==> flow/design.v <==
module blink(
    input clk, rst, en,
    output reg led
);
    localparam CNT_MAX = 26'd49_999_999;  
    reg [25:0] cnt;
    always @(posedge clk or negedge rst) begin
        if (!rst) begin
            cnt <= 26'd0;
            led <= 1'b0;
        end else if (en) begin
            if (cnt == (CNT_MAX >> 1'b1)) begin
                cnt <= 26'd0;
                led <= ~led;
            end else begin
                cnt <= cnt + 1'b1;
            end
        end else begin
            cnt <= 26'd0;
            led <= 1'b0;
        end
    end
endmodule
module buzz(
    input clk, rst, en,
    output buz
);
    localparam CNT_MAX = 16'd39_999;  
    reg [15:0] cnt;
    always @(posedge clk or negedge rst) begin
        if (!rst) begin
            cnt <= 16'd0;
        end else if (en) begin
            cnt <= (cnt == CNT_MAX) ? 16'd0 : (cnt + 1'b1);
        end else begin
            cnt <= 16'd0;
        end
    end
    assign buz = (cnt <= (CNT_MAX >> 1'b1)) ? 1'b0 : 1'b1;  
endmodule
module clock (
    input clk, rst,
    input [2:0] key_val,
    output reg [20:0] data,
    output reg [2:0] led
);
    localparam  S1 = 3'd1,
                S2 = 3'd2,
                S3 = 3'd3,
                S4 = 3'd4;
    localparam  RUNNING = 1'b0,
                SETTING = 1'b1;
    reg current_state, next_state;
    always @(posedge clk or negedge rst) begin
        if (!rst) begin
            current_state <= RUNNING;
        end else begin
            current_state <= next_state;
        end
    end
    always @(*) begin
        next_state = current_state;
        case (current_state)
            RUNNING: begin
                if (key_val == S2) begin
                    next_state = SETTING;
                end else begin
                    next_state = RUNNING;
                end
            end
            SETTING: begin
                if (key_val == S4) begin
                    next_state = RUNNING;
                end else begin
                    next_state = SETTING;
                end
            end
            default: begin ; end
        endcase
    end
    reg [25:0] cnt;
    localparam CNT_MAX = 26'd49_999_999;  
    reg [1:0] choice;
    localparam  SEC     = 2'b00,
                MIN     = 2'b01,
                HOUR    = 2'b11;
    always @(posedge clk or negedge rst) begin
        if (!rst) begin
            data <= 21'd0;
            cnt <= 26'd0;
        end else begin
            case (current_state)
                RUNNING: begin
                    if (cnt == CNT_MAX) begin
                        cnt <= 26'd0;
                        if (data[5:0] == 6'd59) begin
                            data[5:0] <= 6'd0;
                            if (data[12:7] == 6'd59) begin
                                data[12:7] <= 6'd0;
                                if (data[18:14] == 5'd23) begin
                                    data <= 21'd0;
                                end else begin
                                    data[18:14] <= data[18:14] + 1'b1;
                                end
                            end else begin
                                data[12:7] <= data[12:7] + 1'b1;
                            end
                        end else begin
                            data[5:0] <= data[5:0] + 1'b1;
                        end
                    end else begin
                        cnt <= cnt + 1'b1;
                    end
                end
                SETTING: begin
                    cnt <= 26'd0;
                    if (key_val == S3) begin
                        case (choice)
                            SEC: begin
                                data[5:0] <= (data[5:0] == 6'd59) ? 6'd0 : (data[5:0] + 1'b1);
                            end
                            MIN: begin
                                data[12:7] <= (data[12:7] == 6'd59) ? 6'd0 : (data[12:7] + 1'b1);
                            end
                            HOUR: begin
                                data[18:14] <= (data[18:14] == 5'd23) ? 5'd0 : (data[18:14] + 1'b1);
                            end
                            default: begin ; end
                        endcase
                    end
                end
                default: begin ; end
            endcase
        end
    end
    always @(posedge clk or negedge rst) begin
        if (!rst) begin
            choice <= SEC;
        end else begin
            case (current_state)
                RUNNING: begin
                    choice <= SEC;
                end
                SETTING: begin
                    if (key_val == S2) begin
                        case (choice)
                            SEC: begin choice <= MIN; end
                            MIN: begin choice <= HOUR; end
                            HOUR: begin choice <= SEC; end
                            default: begin ; end
                        endcase
                    end
                end
                default: begin ; end
            endcase
        end
    end
    always @(*) begin
        led = 3'b111;
        case (current_state)
            RUNNING: begin
                led = 3'b111;
            end
            SETTING: begin
                case (choice)
                    SEC: begin led = 3'b110; end
                    MIN: begin led = 3'b101; end
                    HOUR: begin led = 3'b011; end
                    default: begin ; end
                endcase
            end
            default: begin ; end
        endcase
    end
endmodule
module key(
    input clk, rst,
    input [3:0] key_in,
    output reg [2:0] key_val
);
    localparam CNT_MAX = 19'd499_999;
    reg [18:0] cnt;
    always @(posedge clk or negedge rst) begin
        if (!rst) begin
            cnt <= 19'd0;
        end else begin
            if (key_in[0] && key_in[1] && key_in[2] && key_in[3]) begin
                cnt <= 19'd0;
            end else begin
                cnt <= (cnt == CNT_MAX) ? cnt : (cnt + 1'b1);
            end
        end
    end
    always @(posedge clk or negedge rst) begin
        if (!rst) begin
            key_val <= 3'd0;
        end else if (cnt == CNT_MAX - 1'b1) begin
            if (~key_in[0]) begin
                key_val <= 3'd1;
            end else if (~key_in[1]) begin
                key_val <= 3'd2;
            end else if (~key_in[2]) begin
                key_val <= 3'd3;
            end else if (~key_in[3]) begin
                key_val <= 3'd4;
            end
        end else begin
            key_val <= 3'd0;
        end
    end
endmodule
module seg(
    input clk, rst,
    input [20:0] data,
    output reg [6:0] seg,
    output reg [7:0] sel
);
    localparam  CNT_MAX = 16'd49_999;
    localparam  DIGIT0 = 7'b100_0000,
                DIGIT1 = 7'b111_1001,
                DIGIT2 = 7'b010_0100,
                DIGIT3 = 7'b011_0000,
                DIGIT4 = 7'b001_1001,
                DIGIT5 = 7'b001_0010,
                DIGIT6 = 7'b000_0010,
                DIGIT7 = 7'b111_1000,
                DIGIT8 = 7'b000_0000,
                DIGIT9 = 7'b001_0000,
                DASH   = 7'b011_1111;
    reg [15:0] cnt;
    reg [2:0] idx;
    always @(posedge clk or negedge rst) begin
        if (!rst) begin
            cnt <= 16'd0;
            idx <= 3'd0;
            sel <= 8'b1111_1111;
        end else begin
            sel <= ~(1'b1 << idx);
            if (cnt == CNT_MAX) begin  
                cnt <= 16'd0;
                idx <= (idx == 3'd7) ? 3'd0 : (idx + 1'b1);  
            end else begin
                cnt <= cnt + 1'b1;
            end
        end
    end
    reg [6:0] digit;
    always @(*) begin
        case (idx)
            3'd0: digit = data[6:0] % 4'd10;
            3'd1: digit = data[6:0] / 4'd10;
            3'd2: digit = 4'd10;
            3'd3: digit = data[13:7] % 4'd10;
            3'd4: digit = data[13:7] / 4'd10;
            3'd5: digit = 4'd10;
            3'd6: digit = data[20:14] % 4'd10;
            3'd7: digit = data[20:14] / 4'd10;
            default: ;
        endcase
        case (digit)
            4'd0: seg = DIGIT0;
            4'd1: seg = DIGIT1;
            4'd2: seg = DIGIT2;
            4'd3: seg = DIGIT3;
            4'd4: seg = DIGIT4;
            4'd5: seg = DIGIT5;
            4'd6: seg = DIGIT6;
            4'd7: seg = DIGIT7;
            4'd8: seg = DIGIT8;
            4'd9: seg = DIGIT9;
            4'd10: seg = DASH;
            default: seg = 7'dx;
        endcase
    end
endmodule
module stopwatch (
    input clk, rst,
    input [2:0] key_val,
    output reg [20:0] data
);
    localparam  S1 = 3'd1,
                S2 = 3'd2,
                S3 = 3'd3,
                S4 = 3'd4;
    localparam  IDLE    = 2'b00,
                RUNNING = 2'b01,
                PAUSED  = 2'b11;
    reg [1:0] current_state, next_state;
    always @(posedge clk or negedge rst) begin
        if (!rst) begin
            current_state <= IDLE;
        end else begin
            current_state <= next_state;
        end
    end
    always @(*) begin
        next_state = current_state;
        case (current_state)
            IDLE: begin
                if (key_val == S2) begin
                    next_state = RUNNING;
                end else begin
                    next_state = IDLE;
                end
            end
            RUNNING: begin
                if (key_val == S2 ||
                    (data[6:0] == 7'd99 && data[12:7] == 6'd59 && data[20:14] == 7'd99)) begin
                    next_state = PAUSED;
                end else begin
                    next_state = RUNNING;
                end
            end
            PAUSED: begin
                if (key_val == S2) begin
                    next_state = RUNNING;
                end else if (key_val == S3) begin
                    next_state = IDLE;
                end else begin
                    next_state = PAUSED;
                end
            end
            default: begin ; end
        endcase
    end
    reg [18:0] cnt;
    localparam CNT_MAX = 19'd499_999;  
    always @(posedge clk or negedge rst) begin
        if (!rst) begin
            data <= 21'd0;
            cnt <= 19'd0;
        end else begin
            case (current_state)
                IDLE: begin
                    data <= 21'd0;
                    cnt <= 19'd0;
                end
                RUNNING: begin
                    if (cnt == CNT_MAX) begin
                        cnt <= 19'd0;
                        if (data[6:0] == 7'd99) begin
                            data[6:0] <= 7'd0;
                            if (data[12:7] == 6'd59) begin
                                data[12:7] <= 6'd0;
                                data[20:14] <= data[20:14] + 1'b1;
                            end else begin
                                data[12:7] = data[12:7] + 1'b1;
                            end
                        end else begin
                            data[6:0] <= data[6:0] + 1'b1;
                        end
                    end else begin
                        cnt <= cnt + 1'b1;
                    end
                end
                PAUSED: begin
                end
                default: begin ; end
            endcase
        end
    end
endmodule
module timer (
    input clk, rst,
    input [2:0] key_val,
    output reg [20:0] data,
    output reg [2:0] led,
    output buz
);
    localparam  S1 = 3'd1,
                S2 = 3'd2,
                S3 = 3'd3,
                S4 = 3'd4;
    reg en_blink;
    wire led_blink;
    blink u_blink(
        .clk(clk),
        .rst(rst),
        .en(en_blink),
        .led(led_blink)
    );
    reg en_buz;
    reg [25:0] cnt_buz;
    reg [2:0] cnt_repeat;
    localparam REPEATS_MAX = 3'd5;
    buzz u_buzz(
        .clk(clk),
        .rst(rst),
        .en(en_buz),
        .buz(buz)
    );
    localparam  SETTING = 2'b00,
                RUNNING = 2'b01,
                PAUSED = 2'b11,
                TIMEUP = 2'b10;
    reg [1:0] current_state, next_state;
    always @(posedge clk or negedge rst) begin
        if (!rst) begin
            current_state <= SETTING;
        end else begin
            current_state <= next_state;
        end
    end
    always @(*) begin
        next_state = current_state;
        case (current_state)
            SETTING: begin
                if (key_val == S4) begin
                    next_state = RUNNING;
                end else begin
                    next_state = SETTING;
                end
            end
            RUNNING: begin
                if (data == 21'd0) begin
                    next_state = TIMEUP;
                end else begin
                    if (key_val == S4) begin
                        next_state = PAUSED;
                    end else if (key_val == S3) begin
                        next_state = SETTING;
                    end else begin
                        next_state = RUNNING;
                    end
                end
            end
            PAUSED: begin
                if (key_val == S4) begin
                    next_state = RUNNING;
                end else if (key_val == S3) begin
                    next_state = SETTING;
                end else begin
                    next_state = PAUSED;
                end
            end
            TIMEUP: begin
                if (key_val == S4) begin
                    next_state = SETTING;
                end else begin
                    next_state = TIMEUP;
                end
            end
            default: begin ; end
        endcase
    end
    reg [20:0] data_tmp;
    reg [25:0] cnt;
    localparam CNT_MAX = 26'd49_999_999;  
    reg [1:0] choice;
    localparam  SEC     = 2'b00,
                MIN     = 2'b01,
                HOUR    = 2'b11;
    always @(posedge clk or negedge rst) begin
        if (!rst) begin
            data <= 21'd0;
            cnt <= 26'd0;
            data_tmp <= 21'd0;
        end else begin
            case (current_state)
                SETTING: begin
                    cnt <= 26'd0;
                    data <= data_tmp;
                    if (key_val == S3) begin
                        case (choice)
                            SEC: begin
                                data[5:0] <= (data[5:0] == 6'd59) ? 6'd0 : (data[5:0] + 1'b1);
                                data_tmp[5:0] <= (data[5:0] == 6'd59) ? 6'd0 : (data[5:0] + 1'b1);
                            end
                            MIN: begin
                                data[12:7] <= (data[12:7] == 6'd59) ? 6'd0 : (data[12:7] + 1'b1);
                                data_tmp[12:7] <= (data[12:7] == 6'd59) ? 6'd0 : (data[12:7] + 1'b1);
                            end
                            HOUR: begin
                                data[18:14] <= (data[18:14] == 5'd23) ? 5'd0 : (data[18:14] + 1'b1);
                                data_tmp[18:14] <= (data[18:14] == 5'd23) ? 5'd0 : (data[18:14] + 1'b1);
                            end
                            default: begin ; end
                        endcase
                    end
                end
                RUNNING: begin
                    if (cnt == CNT_MAX) begin
                        cnt <= 26'd0;
                        if (data[5:0] == 6'd0) begin
                            data[5:0] <= 6'd59;
                            if (data[12:7] == 6'd0) begin
                                data[12:7] <= 6'd59;
                                data[18:14] <= data[18:14] - 1'b1;
                            end else begin
                                data[12:7] <= data[12:7] - 1'b1;
                            end
                        end else begin
                            data[5:0] <= data[5:0] - 1'b1;
                        end
                    end else begin
                        cnt <= cnt + 1'b1;
                    end
                end
                PAUSED: begin
                end
                TIMEUP: begin
                end
                default: begin ; end
            endcase
        end
    end
    always @(posedge clk or negedge rst) begin
        if (!rst) begin
            choice <= SEC;
        end else begin
            case (current_state)
                SETTING: begin
                    if (key_val == S2) begin
                        case (choice)
                            SEC: begin choice <= MIN; end
                            MIN: begin choice <= HOUR; end
                            HOUR: begin choice <= SEC; end
                            default: begin ; end
                        endcase
                    end
                end
                RUNNING: begin
                    choice <= SEC;
                end
                PAUSED: begin
                end
                TIMEUP: begin
                end
                default: begin ; end
            endcase
        end
    end
    always @(*) begin
        led = 3'b111;
        en_blink = 1'b0;
        case (current_state)
            SETTING: begin
                case (choice)
                    SEC: begin led = 3'b110; end
                    MIN: begin led = 3'b101; end
                    HOUR: begin led = 3'b011; end
                    default: begin ; end
                endcase
            end
            RUNNING: begin
                led = 3'b111;
            end
            PAUSED: begin
            end
            TIMEUP: begin
                en_blink = 1'b1;
                led = {2'b11, led_blink};
            end
            default: begin ; end
        endcase
    end
    always @(posedge clk or negedge rst) begin
        if (!rst) begin
            en_buz <= 1'b0;
            cnt_buz <= 26'd0;
            cnt_repeat <= 3'd0;
        end else begin
            case (current_state)
                SETTING: begin
                    en_buz <= 1'b0;
                    cnt_buz <= 26'd0;
                    cnt_repeat <= 3'd0;
                end
                RUNNING: begin
                end
                PAUSED: begin
                end
                TIMEUP: begin
                    if (cnt_repeat < REPEATS_MAX) begin
                        if (cnt_buz <= (CNT_MAX >> 1'b1)) begin
                            en_buz <= 1'b1;
                            cnt_buz <= cnt_buz + 1'b1;
                        end else if (cnt_buz < CNT_MAX) begin
                            en_buz <= 1'b0;
                            cnt_buz <= cnt_buz + 1'b1;
                        end else begin
                            cnt_buz <= 26'd0;
                            cnt_repeat <= cnt_repeat + 1'b1;
                        end
                    end else begin
                        en_buz <= 1'b0;
                    end
                end
                default: begin ; end
            endcase
        end
    end
endmodule
module top(
    input clk, rst,
    input [3:0] key_in,
    output [6:0] seg,
    output [7:0] sel,
    output reg [2:0] led, sel_led,
    output buz
);
    wire [2:0] key_val;
    localparam  S1 = 3'd1,
                S2 = 3'd2,
                S3 = 3'd3,
                S4 = 3'd4;
    key u_key(
        .clk(clk),
        .rst(rst),
        .key_in(key_in),
        .key_val(key_val)
    );
    reg [20:0] data_to_show;
    seg u_seg(
        .clk(clk),
        .rst(rst),
        .seg(seg),
        .sel(sel),
        .data(data_to_show)
    );
    wire [20:0] data_clock, data_stopwatch, data_timer;
    wire [2:0] led_clock, led_timer;
    wire [2:0] key_val_clock, key_val_stopwatch, key_val_timer;
    reg [1:0] current_state, next_state;
    localparam  CLOCK       = 2'b00,
                STOPWATCH   = 2'b01,
                TIMER       = 2'b11;
    assign key_val_clock = (current_state == CLOCK) ? key_val : 3'd0;
    assign key_val_stopwatch = (current_state == STOPWATCH) ? key_val : 3'd0;
    assign key_val_timer = (current_state == TIMER) ? key_val : 3'd0;
    clock u_clock (
        .clk(clk),
        .rst(rst),
        .key_val(key_val_clock),
        .data(data_clock),
        .led(led_clock)
    );
    stopwatch u_stopwatch (
        .clk(clk),
        .rst(rst),
        .key_val(key_val_stopwatch),
        .data(data_stopwatch)
    );
    timer u_timer (
        .clk(clk),
        .rst(rst),
        .key_val(key_val_timer),
        .data(data_timer),
        .led(led_timer),
        .buz(buz)
    );
    always @(posedge clk or negedge rst) begin
        if (!rst) begin
            current_state <= CLOCK;
        end else begin
            current_state <= next_state;
        end
    end
    always @(*) begin
        next_state = current_state;
        case (current_state)
            CLOCK: begin
                if (key_val == S1) begin
                    next_state = STOPWATCH;
                end else begin
                    next_state = CLOCK;
                end
            end
            STOPWATCH: begin
                if (key_val == S1) begin
                    next_state = TIMER;
                end else begin
                    next_state = STOPWATCH;
                end
            end
            TIMER: begin
                if (key_val == S1) begin
                    next_state = CLOCK;
                end else begin
                    next_state = TIMER;
                end
            end
            default: begin ; end
        endcase
    end
    always @(*) begin
        led = 3'b111;
        data_to_show = 20'd0;
        sel_led = 3'b111;
        case (current_state)
            CLOCK: begin
                led = 3'b110;
                data_to_show = data_clock;
                sel_led = led_clock;
            end
            STOPWATCH: begin
                led = 3'b101;
                data_to_show = data_stopwatch;
                sel_led = 3'b111;
            end
            TIMER: begin
                led = 3'b011;
                data_to_show = data_timer;
                sel_led = led_timer;
            end
            default: begin ; end
        endcase
    end
endmodule
# Reports on top
# What the tools print for top, step after step.
# Lines are those of the file above, counted from 1.
# Operators carry their Yosys type and port widths (W data, S select, Z words).
# Library cell names are shortened.
# A cell with - has no value.
# design
design	top
clk_port	clk
lib	sky130hd
pvt_corner	tt_025C_1v80

# Word-level counts
# Source: Yosys, flattened and elaborated, memories not mapped. Widths are those after wreduce. Registers that Yosys merges into a memory's read port (data or address) are not register bits. Print and check cells do not count. Equal cells are merged and count once.
# Yosys's memory passes give these memory sizes; they may raise the number of words (mostly to a power of two), join words into wider ones and drop unused or constant bits.
# classes
n_shift	1
reduce_and_logical	38
mux	122
eq_ne	68
n_div	6
bitwise	3
addsub	22
compare	4
# op_table
operator	n
$mux W26	7
$pmux W26 S2	3
$mux W6	23
$add A26 B1 Y26 const B	4
$div A7 B4 Y7 const B	3
$mod A7 B4 Y7 const B	3
$pmux W21 S3	1
$mux W5	12
$pmux W6 S2	5
$eq A19 B19 Y1 const B	3
$mux W19	3
$eq A26 B26 Y1 const B	2
$pmux W7 S7	1
$mux W16	3
$mux W7	6
$add A19 B1 Y19 const B	2
$pmux W19 S2	1
$mux W3	12
$pmux W3 S3	4
$add A16 B1 Y16 const B	2
$eq A16 B16 Y1 const B	2
$add A6 B1 Y6 const B	5
$eq A6 B6 Y1 const B	5
$pmux W7 S2	2
$le A26 B25 Y1 const B	1
$eq A26 B25 Y1 const B	1
$lt A26 B26 Y1 const B	1
$ne A2 B1 Y1 const B	12
# Other operator kinds: 42; their cells: 135.
# word_totals
output_inout_bits	22
inputBits	6
memories	1
word_cells	297
mem_bits_ro	112
ff_bits	275
# mem_list
memory	size	width	rd	write_ports	line_no	source
(no name shown)	16	7	1	0	260	case (digit)

# Depth
# Longest topological path by Yosys (ltp), each cell counted once; first at word level (registers and memories cut), then after technology mapping (sequential cells cut; the memories' decode and read muxes count).
# depth
word_depth	7
abc_area	0
mapped_depth	23

# Mapped cells and area
# Source: synth_stat.txt of the flow (Yosys; design flattened, memories mapped). It holds for the ABC_AREA given above (unset counts as 0); a run with the other value may have another netlist.
# mapped
n_buf	70
mapped_cells	1781
ffs	281
mapped_area_um2	15895.2
seq_area_um2	7048.0
# types
cell_type	n	area_total_um2
dfrtp_1	268	6.71E+03
nor2_1	209	784.502
nand2_1	206	773.242
o21ai_0	146	730.701
xor2_1	81	709.43
nand3_1	103	515.494
ha_1	40	500.48
and3_1	65	406.64
a21oi_1	81	405.389
xnor2_1	45	394.128
dfstp_2	13	341.578
clkbuf_1	55	206.448
nand4_1	32	200.192
inv_1	48	180.173
a31oi_1	28	175.168
and2_1	24	150.144
a222oi_1	14	140.134
nand2b_1	22	137.632
# Not listed: further types 78, cells in them 301.
# By module: a second synthesis without flattening, with its own total; a netlist apart from the flattened one above.
# unflattened
hier_cells	2044
hier_area_um2	18246.2
# Rows give one instance, submodules left out.
# by_module
mod	instances	seq_area_um2	n_cells	area_um2
timer	1	2429.8	708	6185.9
seg	1	685.7	323	2703.8
clock	1	1177.4	277	2655.0
stopwatch	1	1052.3	286	2532.4
blink	1	675.6	145	1453.9
key	1	550.5	136	1232.4
buzz	1	400.4	89	865.8
top	1	76.3	80	616.8

# Worst setup path after synthesis
# Source: OpenSTA report_checks on the synthesized netlist (no wires, ideal clock, input and output delay 20% of the period each), path of least setup slack; recovery checks are left aside. Register names are those of the netlist, which keeps one name where synthesis merged equal registers.
# synth_path
path_kind	register to output
startpoint	reg (name not given)
endpoint	out seg[3]
out_delay_ns	1.000
tclk_ns	5.0
required_ns	4.000
path_slack_ns	0.153
t_first_pin_ns	0.000
stages	20
delay_ns	3.847
arrival_ns	3.847
period_less_setup_slack_ns	4.847
# "delay_ns" is the arrival time less input delay plus setup time.
# A path that ends at an output port has no setup time.
# "stages" counts driving pins, that of a launching flip-flop among them; a cell with two outputs on the path counts twice.
# "period_less_setup_slack_ns" = period - worst setup slack (recovery checks aside). The figure is calculated, with input and output delays left at 20% of the set period.
# synth_between
path_cell_list	dfrtp_1 > buf_4 > buf_6 > a222oi_1 > nor2_1 > nor4_4 > nand2_1 > o21ai_0 > o21ai_0 > ha_1 > o21ai_0 > a21oi_1 > a21o_1 > a22oi_1 > o22ai_1 > nand2b_1 > a31oi_4 > ha_1 > o211a_1 > a211oi_1
# synth_rtl
element	line_no	source
end: declaration	597	output [6:0] seg,
# No chain of elaborated cells between the ends is given.

# Worst path after layout
# Path of least setup slack in the final report of run A (OpenROAD, finished layout, wires in). Where an end is a register, its clock arrival counts in the times.
# layout_path
path_kind	register to output
startpoint	reg (name not given)
endpoint	out seg[1]
stages	21
out_delay_ns	1.15
arrival_ns	4.36
t_first_pin_ns	0.52
required_ns	4.59
tclk_ns	5.74
path_slack_ns	0.23
# layout_between
path_cell_list	dfrtp_1 > buf_4 > a222oi_1 > buf_4 > nor2_1 > nor4_4 > nand2_1 > o21ai_2 > o21ai_2 > ha_1 > o21ai_0 > a21oi_1 > a21o_1 > a22oi_2 > o22ai_2 > buf_4 > a21oi_4 > ha_1 > o211a_1 > a21o_1 > dlygate4sd2_1
# layout_rtl
element	line_no	source
end: declaration	597	output [6:0] seg,
# No chain of elaborated cells between the ends is given.

==> results <==
Design top on sky130hd. What follows are 2 stored runs of the flow, each under its own settings; their order means nothing. The constraints put input and output delay at 20% of the set period each and load the outputs with 0.01 pF.
"achieved_clock_period_ns": clock period set for the run, less the worst setup slack. It is reckoned from that one timing run; input and output delays stay at 20% of the period that was set.
"worst_path_time_ns" means the part of the period allowed to the worst setup path (the constraints hold back 20% at inputs and 20% at outputs) less its slack; where the path has registers, the arrival times of their clocks count too.
"fin_power_uw": no workload was simulated; the value follows from the tool's default switching activity.

Run A, flow files:
==> flow/run.sh <==
#!/bin/bash
# the make line also repeats the synthesis and layout settings of config.mk as NAME=value (left out here)
make -C /OpenROAD-flow-scripts/flow DESIGN_CONFIG=/design/flow/config.mk WORK_HOME=/design/flow/orfs CLKGATE_MAP_FILE= finish
==> flow/config.mk <==
export PLATFORM = sky130hd
export DESIGN_NAME = top
export DESIGN_NICKNAME = top
export VERILOG_FILES = /design/flow/design.v
export SDC_FILE = /design/flow/constraint.sdc
export NUM_CORES = 4
export LEC_CHECK = 0
export CAP_MARGIN = 20
export CORE_MARGIN = 2
export CORE_UTILIZATION = 19
export SLEW_MARGIN = 20
==> flow/constraint.sdc <==
create_clock -name core_clock -period 5.74 [get_ports {clk}]
set_input_delay 1.1480 -clock core_clock [delete_from_list [all_inputs] [get_ports {clk}]]
set_output_delay 1.1480 -clock core_clock [all_outputs]
set_load 0.01 [all_outputs]

==> results of run A, as CSV <==
result,value
final_util_pct,22.7
worst_setup_slack_ns,0.234
holdWs_ns,0.455
synthesis_area_um2,15895.2
dieArea_um2,85989.7
worst_path_time_ns,4.36
timing.worst_path_kind,"register to output"
tns_setup_ns,0.000
final_cell_area_um2,18901.9
achieved_clock_period_ns,5.506
fin_power_uw,4324

Run B, flow files:
==> flow/run.sh <==
#!/bin/bash
# the make line also repeats the synthesis and layout settings of config.mk as NAME=value (left out here)
make -C /OpenROAD-flow-scripts/flow DESIGN_CONFIG=/design/flow/config.mk WORK_HOME=/design/flow/orfs CLKGATE_MAP_FILE= finish
==> flow/config.mk <==
export PLATFORM = sky130hd
export DESIGN_NAME = top
export DESIGN_NICKNAME = top
export VERILOG_FILES = /design/flow/design.v
export SDC_FILE = /design/flow/constraint.sdc
export NUM_CORES = 4
export LEC_CHECK = 0
export CAP_MARGIN = 20
export CELL_PAD_IN_SITES_GLOBAL_PLACEMENT = 1
export CORE_ASPECT_RATIO = 1.43
export CORE_MARGIN = 2
export CORE_UTILIZATION = 44
export GPL_ROUTABILITY_DRIVEN = 0
export MAX_ROUTING_LAYER = met4
export PLACE_DENSITY_LB_ADDON = 0.19
export SETUP_SLACK_MARGIN = 1.13
export SLEW_MARGIN = 20
==> flow/constraint.sdc <==
create_clock -name core_clock -period 6.65 [get_ports {clk}]
set_input_delay 1.3300 -clock core_clock [delete_from_list [all_inputs] [get_ports {clk}]]
set_output_delay 1.3300 -clock core_clock [all_outputs]
set_load 0.01 [all_outputs]

==> results of run B, as CSV <==
result,value
worst_path_time_ns,4.53
timing.worst_path_kind,"register to output"
achieved_clock_period_ns,5.855
fin_power_uw,3552
synthesis_area_um2,15895.2
final_cell_area_um2,18245.0
tns_setup_ns,0.000
final_util_pct,51.1
holdWs_ns,0.464
dieArea_um2,37685.6
worst_setup_slack_ns,0.795
